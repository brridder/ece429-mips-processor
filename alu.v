==> flow/design.v <==
module alu (
    clock,
    rsData,
    rtData,
    rtDataOut,
    control,
    control_out,
    outData,
    branchTaken,
    insn,
    insn_out,
    pc,
    rdIn,
    rdOut
);
    input wire clock;
    input wire[0:31] rsData;
    input wire[0:31] rtData;
    input wire[0:8-1] control;
    input wire[0:31] insn;
    input wire[0:31] pc;
    input wire[0:4]  rdIn;
    wire[0:5] opcode;
    wire[5:0] funct;
    wire[0:5] sa;
    wire[0:15] immediate;
    wire[0:25] insn_index;
    wire[0:17] offset;
    wire[0:4]  rt;
    output reg[0:31] outData;
    output reg branchTaken;  
    output reg[0:31] insn_out;
    output reg[0:31] rtDataOut;
    output reg[0:8-1] control_out;
    output reg[0:4] rdOut;
    assign opcode = insn[0:5];
    assign rt = insn[11:15];
    assign sa = insn[21:25];
    assign funct = insn[26:31];
    assign immediate = insn[16:31];
    assign offset = insn[16:31];
    assign insn_index = insn[6:31];
    always @(posedge clock)
    begin
	if (control[1]) begin
	    rdOut <= rt;
	end
	else if(opcode == 6'b000011) begin
	    rdOut = 31;
	end
	else begin
	    rdOut <= rdIn;
	end
    end  
    always @(posedge clock)
    begin
	    branchTaken = 0;          
	    if (control[2]) begin
	        case(funct)
	            6'b100000:
	              outData = rsData + rtData;
	            6'b100001:
	              outData = $signed(rsData) + $signed(rtData);
	            6'b100010:
	              outData = $signed(rsData) - $signed(rtData);
	            6'b100011:
	              outData = $signed(rsData) - $signed(rtData);
	            6'b101010:  
	              if ($signed(rsData) < $signed(rtData)) begin
	                  outData = 32'h00000001;
	              end else begin
	                  outData = 32'h00000000;
	              end
	            6'b101011:
	              if ($unsigned(rsData) < $unsigned(rtData)) begin
	                  outData = 32'h0000001;
	              end else begin 
	                  outData = 32'h00000000; 
	              end
	            6'b000000: begin
	              outData = rtData << $unsigned(sa);
		      end
	            6'b000010:
	              outData = rtData >> sa;
	            6'b000011:
	              outData = rtData >>> sa;
	            6'b100100:
	              outData = rsData & rtData;
	            6'b100101:
	              outData = rsData | rtData;
	            6'b100110:
	              outData = rsData ^ rtData;
	            6'b100111:
	              outData = ~(rsData | rtData);
		    6'b001000: begin
			outData = rsData;
			branchTaken = 1'b1;
		      end
	        endcase  
	    end else if(control[1]) begin
	        case(opcode)
	            6'b001001:
		          outData = $signed(rsData) + $signed(immediate);
	            6'b001010:
		          if ($signed(rsData) < $signed(immediate)) begin
		              outData = 32'h0000001;
		          end else begin
		              outData = 32'h0000000;
		          end
	            6'b100011:
		          outData = $signed(offset) + rsData;
	            6'b101011:
		          outData = $signed(offset) + rsData;
	            6'b001111:
		          outData = immediate << 16;
	            6'b001101:
		          outData = rsData | immediate;
	        endcase  
	    end else if (control[3]) begin
            case(opcode)
	            6'b000010: begin                  
		            outData = ((pc + 4) & 32'hfc00_0000) | (insn_index << 2); 
	                branchTaken= 1'b1;
                end               
	            6'b000011: begin
			outData = ((pc + 4) & 32'hfc00_0000) | (insn_index << 2);
			branchTaken= 1'b1;
		    end
	            6'b000100:
		          if (rsData == rtData) begin
		              outData = $signed(pc) + $signed(offset << 2);
		              branchTaken= 1'b1;
		          end else begin
		              branchTaken= 1'b0;
		          end
	            6'b000101:
		          if  (rsData  != rtData) begin
		              outData = $signed(pc) + $signed(offset << 2);
		              branchTaken = 1'b1;
		          end else begin
		              branchTaken = 1'b0;
		          end
	            6'b000111:
		          if ($signed(rsData) > 1'b0) begin
		              outData = $signed(pc) + $signed(offset << 2);
		              branchTaken= 1'b1;
		          end else begin
		              branchTaken = 1'b0;
		          end
	            6'b000110:
		          if ($signed(rsData) <= 1'b0) begin
		              outData = $signed(pc) + $signed(offset << 2);
		          end else begin
		              branchTaken = 1'b0;
		          end
	            6'b000001:
		          case(rt)
		              5'b00000:
		                if ($signed(rsData) < 1'b0) begin
			                outData = $signed(pc) + $signed(offset << 2);
			                branchTaken = 1'b1;
		                end else begin
			                branchTaken = 1'b0;
		                end
		              5'b00001:
		                if ($signed(rsData) >= 1'b0) begin
			                outData = $signed(pc) + $signed(offset << 2);
			                branchTaken = 1'b1;
		                end else begin
			                branchTaken = 1'b0;
		                end
		          endcase  
	        endcase  
	    end else begin
            outData = 32'h0000_0000;
        end        
    end
    always @(posedge clock)
    begin
        insn_out = insn;
    end
    always @(posedge clock)
    begin
      if (opcode == 6'b000011) begin
    	  rtDataOut = (pc + 8);
      end
      else begin
        rtDataOut = rtData;
      end
    end
    always @(posedge clock)
      begin
	  if (insn == 0) begin
	    control_out[0] <= 1'b0;
            control_out[1] <= 1'b0;
            control_out[2] <= 1'b0;
            control_out[3] <= 1'b0;
            control_out[4] <= 1'b0;
            control_out[5] <= 1'b0;
            control_out[6] <= 1'b0;
            control_out[7] <= 1'b0;
	  end else begin
              control_out <= control;
	  end  
    end
endmodule
Tool chain data of alu
The steps from the RTL of alu to its reports follow in flow order. Line numbers count from 1 in the design file above. Operators carry their Yosys type and port widths (W data, S select, Z words). Library cell names are shortened. Not given: -

Top module: alu. Clock: clock. Library: sky130hd. Timing corner: tt_025C_1v80.

Word-level counts
Yosys after proc, flatten, opt, wreduce and memory -nomap, before mapping. Memory bits, and registers merged into a memory's read port (data or address), are not among the register bits. Print and check cells are not counted.

The entry for add/sub/neg operators reads 8. For order comparisons the number is 7. The figure for eq/ne operators is 39. The figure for shift operators is 3. The figure for muxes and demuxes is 30. Under bitwise logic cells stands 6. Reductions and logical operators: 7.

Operators by type and width (count): $pmux W32 S13 (1); $mux W32 (10); $pmux W32 S6 (1); $pmux W32 S5 (1); $eq A6 B6 Y1 const B (12); $add A32 B32 Y32 (2); $lt A32 B32 Y1 (2); $pmux W32 S2 (1); $add A16 B32 Y32 (1); $ge A32 B1 Y1 const B (1); $gt A32 B1 Y1 const B (1); $le A32 B1 Y1 const B (1); $lt A32 B1 Y1 const B (1); $add A32 B16 Y32 (1); $lt A32 B16 Y1 (1); $or A32 B16 Y32 (1); $add A32 B18 Y32 (1); $or A32 B28 Y32 (1); $add A32 B3 Y32 const B (1); $sub A32 B32 Y32 (1); $eq A32 B32 Y1 (1); $ne A32 B32 Y1 (1); $and A32 B32 Y32 (1); $or A32 B32 Y32 (1); $xor A32 B32 Y32 (1); $add A32 B4 Y32 const B (1); $shl A32 B5 Y32 (1); $shr A32 B5 Y32 (1).

Other operator kinds: 21; their cells: 50.

Bits in registers: 110. Input port bits: 142. For output and inout bits the number is 110. The entry for elaborated cells reads 113.

Longest topological paths
Longest topological path by Yosys (ltp), each cell counted once; first at word level (registers and memories cut), then after technology mapping (sequential cells cut; the memories' decode and read muxes count).

Under depth after elaboration stands 7. ABC_AREA: 1. The figure for gate-level depth with buffers is 20. For mapped depth without buffers the number is 17.

Netlist
Source: synth_stat.txt of the flow (Yosys; design flattened, memories mapped). It holds for the ABC_AREA given above (unset counts as 0); a run with the other value may have another netlist.

Cell types: nand2_1 (count 1173, area in all 4.4E+03 um^2); nand3_1 (count 514, area in all 2.57E+03 um^2); ha_1 (count 205, area in all 2564.96 um^2); inv_1 (count 489, area in all 1835.51 um^2); dfxtp_1 (count 78, area in all 1.56E+03 um^2); nor2_1 (count 361, area in all 1355.05 um^2); a21oi_1 (count 229, area in all 1.15E+03 um^2); o21ai_0 (count 202, area in all 1010.97 um^2); edfxtp_1 (count 32, area in all 960.922 um^2); nand4_1 (count 53, area in all 331.568 um^2); buf_2 (count 59, area in all 295.283 um^2); xor2_1 (count 31, area in all 271.51 um^2); o22ai_1 (count 41, area in all 256.496 um^2); nor3_1 (count 47, area in all 235.226 um^2); o211ai_1 (count 29, area in all 217.709 um^2); o21bai_1 (count 26, area in all 195.187 um^2); clkbuf_1 (count 35, area in all 131.376 um^2); nor4_1 (count 21, area in all 131.376 um^2).

Not listed: further types 43, cells in them 190.

The entry for standard cells after synthesis reads 3815. The entry for mapped area reads 20920.1 um^2. Under flip-flop cells stands 110. The figure for buffer cells is 110.

Worst setup path after synthesis
Source: OpenSTA report_checks on the synthesized netlist (no wires, ideal clock, input and output delay 20% of the period each), path of least setup slack; recovery checks are left aside. Register names are those of the netlist, which keeps one name where synthesis merged equal registers.

Kind: input port to flip-flop. Start point: input port rsData[18]. End point: register outData[0]. The entry for period reads 10.3 ns. The figure for external input delay is 2.060 ns. Launch time at the first pin: 2.060 ns. Under arrival stands 5.088 ns. For setup slack the number is 4.780 ns. Under delay of the path stands 3.460 ns. The entry for stages on the path reads 14. Synthesis period reached: 5.52 ns.

"delay of the path" = arrival - input delay + setup time. "stages on the path": output pins that drive a net of the path, with the launching flip-flop's if there is one; two outputs of one cell count as two. "synthesis period reached" is the clock period less the worst setup slack; recovery checks do not enter. This is arithmetic on one report: input and output delays are still those of the set period (20% each). The rows between start and end are the longest chain of elaborated cells between them; the timing report does not say that the signal goes this way. Where chains are equally long, one stands for them. Each line given opens the expression or statement behind the cell; cells for indexed reads and writes are added by Yosys, which also makes memories of some case tables. At most two assigning lines are given for a register; there are more. The path ends at the enable pin of a flip-flop; only ways to that pin are counted.

Path through: inv_1 ha_1 buf_2 nor2_1 inv_1 nor2_1 inv_1 nor2_1 nand3_1 nor2_1 nand2_1 o21ai_0 nand3_1 a21oi_1. The entry for cells in the longest elaborated chain reads 3.

Ends and longest elaborated chain, post-synthesis: start: declaration (line 17) `input wire[0:31] rsData;`; $ge A32 B1 Y1 (line 166) `if ($signed(rsData) >= 1'b0) begin`; $ne A6 B6 Y1; $reduce_and A10 Y1; end: assignment (line 160) `outData = $signed(pc) + $signed(offset << 2);`; end: assignment (line 167) `outData = $signed(pc) + $signed(offset << 2);`; end: declaration (line 30) `output reg[0:31] outData;`.

Worst path after layout
Path of least setup slack in the final report of flow run 1 (OpenROAD, finished layout, wires in). Where an end is a register, its clock arrival counts in the times.

Kind: input port to flip-flop. Start point: input port rtData[14]. End point: register outData[27]. The entry for period reads 7.52 ns. The figure for external input delay is 1.50 ns. Launch time at the first pin: 1.50 ns. Under arrival stands 5.77 ns. For setup slack the number is 1.84 ns. The entry for stages on the path reads 13.

The rows between start and end are the longest chain of elaborated cells between them; the timing report does not say that the signal goes this way. Where chains are equally long, one stands for them. At most two assigning lines are given for a register; there are more. The path ends at the enable pin of a flip-flop; only ways to that pin are counted.

Path through: clkdlybuf4s50_1 inv_1 ha_1 nor2_1 nand2_1 nor3_1 nand2_1 nor2_1 nand2_1 o21ai_0 nand3_1 a21oi_4 buf_4. The entry for cells in the longest elaborated chain reads 3.

Ends and longest elaborated chain, post-layout: start: declaration (line 18) `input wire[0:31] rtData;`; $ne A32 B32 Y1 (line 137) `if (rsData != rtData) begin`; $ne A5 B5 Y1; $reduce_and A10 Y1; end: assignment (line 131) `outData = $signed(pc) + $signed(offset << 2);`; end: assignment (line 138) `outData = $signed(pc) + $signed(offset << 2);`; end: declaration (line 30) `output reg[0:31] outData;`.

alu through Yosys and OpenROAD on sky130hd: 2 stored runs, unordered, with their settings and measured results. The constraints put input and output delay at 20% of the set period each and load the outputs with 0.01 pF. "period achieved": clock period set for the run, less the worst setup slack. It is reckoned from that one timing run; input and output delays stay at 20% of the period that was set. "time used up by the worst setup path" means the part of the period allowed to the worst setup path (the constraints hold back 20% at inputs and 20% at outputs) less its slack; where the path has registers, the arrival times of their clocks count too. "power consumption" rests on the timing tool's default activity at the inputs, not on a simulated workload.

Flow run 1 has these settings: period_ns 7.52; CORE_UTILIZATION 20; PLACE_DENSITY_LB_ADDON 0.0; CORE_ASPECT_RATIO 1.55; CORE_MARGIN 10; CELL_PAD_IN_SITES_DETAIL_PLACEMENT 0; ABC_AREA 1; CAP_MARGIN 20; SLEW_MARGIN 20. The measured time used up by the worst setup path is 4.18 ns. Class of the worst setup path: input port to flip-flop. The period achieved comes to 5.682 ns. The measured worst hold slack is 1.548 ns. The post-route utilization comes to 24.8%. The total negative slack on setup checks comes to 0.000 ns. The measured standard-cell area of the final layout is 25748.4 um^2. The worst slack on setup checks comes to 1.838 ns. The die outline area is 118248.0 um^2. The area of the synthesized netlist is 20920.1 um^2. For the power consumption the run shows 3229 µW.

Flow run 2 has these settings: period_ns 7.37; CAP_MARGIN 20; CORE_MARGIN 2; CORE_UTILIZATION 40; SLEW_MARGIN 20. The measured time used up by the worst setup path is 4.83 ns. Class of the worst setup path: input port to flip-flop. The period achieved comes to 6.308 ns. The measured worst hold slack is 1.336 ns. The post-route utilization comes to 48.9%. The total negative slack on setup checks comes to 0.000 ns. The measured standard-cell area of the final layout is 21561.9 um^2. The worst slack on setup checks comes to 1.062 ns. The die outline area is 46362.7 um^2. The area of the synthesized netlist is 17862.1 um^2. For the power consumption the run shows 2832 µW.
